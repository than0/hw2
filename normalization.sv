==> flow/design.v <==
module normalization(input wire clk, input logic signed [9:0] exponent, input wire[47:0] P, output logic signed [9:0] normalized_exponent, output logic[22:0] normalized_mantissa,
output logic guard_bit, output logic sticky_bit);
	logic signed[9:0] exponent_plus_1;
	logic[21:0] sticky_vec1;
	logic[22:0] sticky_vec2;
	assign exponent_plus_1 = exponent + 1;
	always @(posedge clk) begin
		normalized_exponent = P[47] ? exponent_plus_1 : exponent;
		guard_bit = P[47] ? P[23] : P[22];
		sticky_bit = P[47] ? |P[22:0] : |P[21:0];
		normalized_mantissa = P[47] ? P[46:24] : P[45:23];
	end
endmodule
**From RTL to reports: normalization**

The steps from the RTL of normalization to its reports follow in flow order.
Line numbers count from 1 in the design file above.
Operators carry their Yosys type and port widths (W data, S select, Z words).
Library cell names are shortened.
The mark n/a stands for no value.

- Design top: normalization
- Clock input: clk
- Cell library: sky130hd
- Library corner: tt_025C_1v80

**Word level**

Yosys after proc, flatten, opt, wreduce and memory -nomap, before mapping. Enables and synchronous resets that opt folds into registers are not counted as muxes. Memory bits, and registers merged into a memory's read port (data or address), are not among the register bits. Print and check cells are not counted. Equal cells are merged and count once.

- Bits of input ports: 59
- Bits in registers: 35
- Output and inout port bits: 35
- Elaborated cells: 11

- Reductions and logical operators: 2
- Add/subtract/negate cells: 1
- Mux-type cells: 4

Operator list:

| kind | count |
|---|---|
| $reduce_or A23 Y1 | 1 |
| $mux W23 | 1 |
| $reduce_or A22 Y1 | 1 |
| $add A10 B2 Y10 const B | 1 |
| $mux W10 | 1 |
| $mux W1 | 2 |

**Longest topological paths**

Longest topological path by Yosys (ltp), each cell counted once; first at word level (registers and memories cut), then after technology mapping (sequential cells cut; the memories' decode and read muxes count).

- Word-level depth: 2
- ABC_AREA: 0
- Gate-level depth with buffers: 4
- Gate-level depth less buffers: 4

**After synthesis**

Source: synth_stat.txt of the flow (Yosys; design flattened, memories mapped). It holds for the ABC_AREA given above (unset counts as 0); a run with the other value may have another netlist.

- Flip-flop cells: 35
- Cell area after synthesis: 0.0012187 mm²
- Cell count: 95
- Sequential area: 0.0007007 mm²
- Buffers: 3

Cell types:

| cell | count | area in all (µm²) |
|---|---|---|
| dfxtp_1 | 35 | 700.672 |
| mux2_2 | 25 | 281.52 |
| xor2_1 | 6 | 52.55 |
| nor4_1 | 5 | 31.28 |
| xnor2_1 | 3 | 26.275 |
| nand2_1 | 6 | 22.522 |
| buf_2 | 3 | 15.014 |
| ha_1 | 1 | 12.512 |
| nand4_1 | 2 | 12.512 |
| nand4_2 | 1 | 12.512 |
| nor4_2 | 1 | 12.512 |
| nor3_1 | 2 | 10.01 |
| and4_1 | 1 | 8.758 |
| a211oi_1 | 1 | 7.507 |
| nor2_1 | 2 | 7.507 |
| nand3_1 | 1 | 5.005 |

**Timing after synthesis**

Source: OpenSTA report_checks on the synthesized netlist (no wires, ideal clock, input and output delay 20% of the period each), path of least setup slack; recovery checks are left aside. Register names are those of the netlist, which keeps one name where synthesis merged equal registers.

- Kind: input to register
- Start: input port exponent[3]
- End: register normalized_exponent[9]
- Setup time: 0.072 ns
- Period: 0.77 ns
- Setup slack: -0.046 ns
- Buffers on the path: 0
- Launch time at the first pin: 0.154 ns
- Path delay: 0.662 ns
- Data required time: 0.698 ns
- Input delay: 0.154 ns
- Data arrival time: 0.744 ns
- Stages: 3
- Synthesis period reached: 0.816 ns

"path delay" = arrival - input delay + setup time.
"stages" counts driving pins, that of a launching flip-flop among them; a cell with two outputs on the path counts twice.
"synthesis period reached" is the clock period less the worst setup slack; recovery checks do not enter. This is arithmetic on one report: input and output delays are still those of the set period (20% each).
The rows between start and end are the longest chain of elaborated cells between them; the timing report does not say that the signal goes this way. Where chains are equally long, one stands for them.
A line is the first line of the expression or statement that the cell stems from. Yosys adds cells for indexed reads and writes and turns some case tables into memories.

- Cell sequence: nand4_2 nor4_2 xor2_1
- Cells in the longest elaborated chain: 2
- Elaborated cells on any way between the ends: 2
- RTL lines with such cells: 2
- Classes of those cells: add/sub (1); mux (1)

Ends and longest elaborated chain, post-synthesis:

| what | line | source |
|---|---|---|
| from (decl) | 1 | `module normalization(input wire clk, input logic signed [9:0] exponent, input wire[47:0] P, output logic signe ...` |
| $add A10 B2 Y10 | 6 | `assign exponent_plus_1 = exponent + 1;` |
| $mux W10 | 8 | `normalized_exponent = P[47] ? exponent_plus_1 : exponent;` |
| to (assign) | 8 |  |
| to (decl) | 1 |  |

**Path in the finished layout**

From the final timing report of job 1: the path of least setup slack in the routed layout; clock arrival at registers is part of the times.

- Kind: register to output
- Start: register normalized_exponent[5]
- End: output port normalized_exponent[5]
- Data arrival time: 1.13 ns
- Setup slack: 0.09 ns
- Buffers on the path: 1
- Period: 1.52 ns
- Stages: 2
- Launch time at the first pin: 0.27 ns
- Output delay: 0.30 ns
- Data required time: 1.22 ns

- Cell sequence: dfxtp_1 clkdlybuf4s50_1
- Cells in the longest elaborated chain: 0
- Elaborated cells on any way between the ends: 0
- RTL lines with such cells: 0

Ends and longest elaborated chain, after layout:

| what | line | source |
|---|---|---|
| from (decl) | 1 | `module normalization(input wire clk, input logic signed [9:0] exponent, input wire[47:0] P, output logic signe ...` |
| from (assign) | 8 | `normalized_exponent = P[47] ? exponent_plus_1 : exponent;` |
| to (decl) | 1 |  |

Wiki page: normalization / flow data

Flow measurements of normalization on sky130hd: 2 stored runs with different settings, listed in no order. Input and output delays are each 20% of the period that was set; the output load is 0.01 pF.
Among the settings, n/a means not set for that run.

| item | job 1 | job 2 |
|---|---|---|
| period_ns | 1.52 | 0.809 |
| CORE_UTILIZATION | 25 | 40 |
| SETUP_SLACK_MARGIN | 0.02 | n/a |
| CORE_ASPECT_RATIO | 1.9 | n/a |
| CELL_PAD_IN_SITES_DETAIL_PLACEMENT | 0 | n/a |
| ABC_AREA | 0 | n/a |
| GPL_ROUTABILITY_DRIVEN | 0 | n/a |
| CTS_CLUSTER_DIAMETER | 318 | n/a |
| CAP_MARGIN | 20 | 20 |
| CORE_MARGIN | 2 | 2 |
| SLEW_MARGIN | 20 | 20 |
| die area (mm²) | 0.0054778 | 0.0035041 |
| worst setup slack after layout (ns) | 0.085 | -0.143 |
| standard-cell area after layout (mm²) | 0.0023785 | 0.0023297 |
| mapped cell area after synthesis (mm²) | 0.0012187 | 0.0012187 |
| smallest hold slack (ns) | 0.616 | 0.160 |
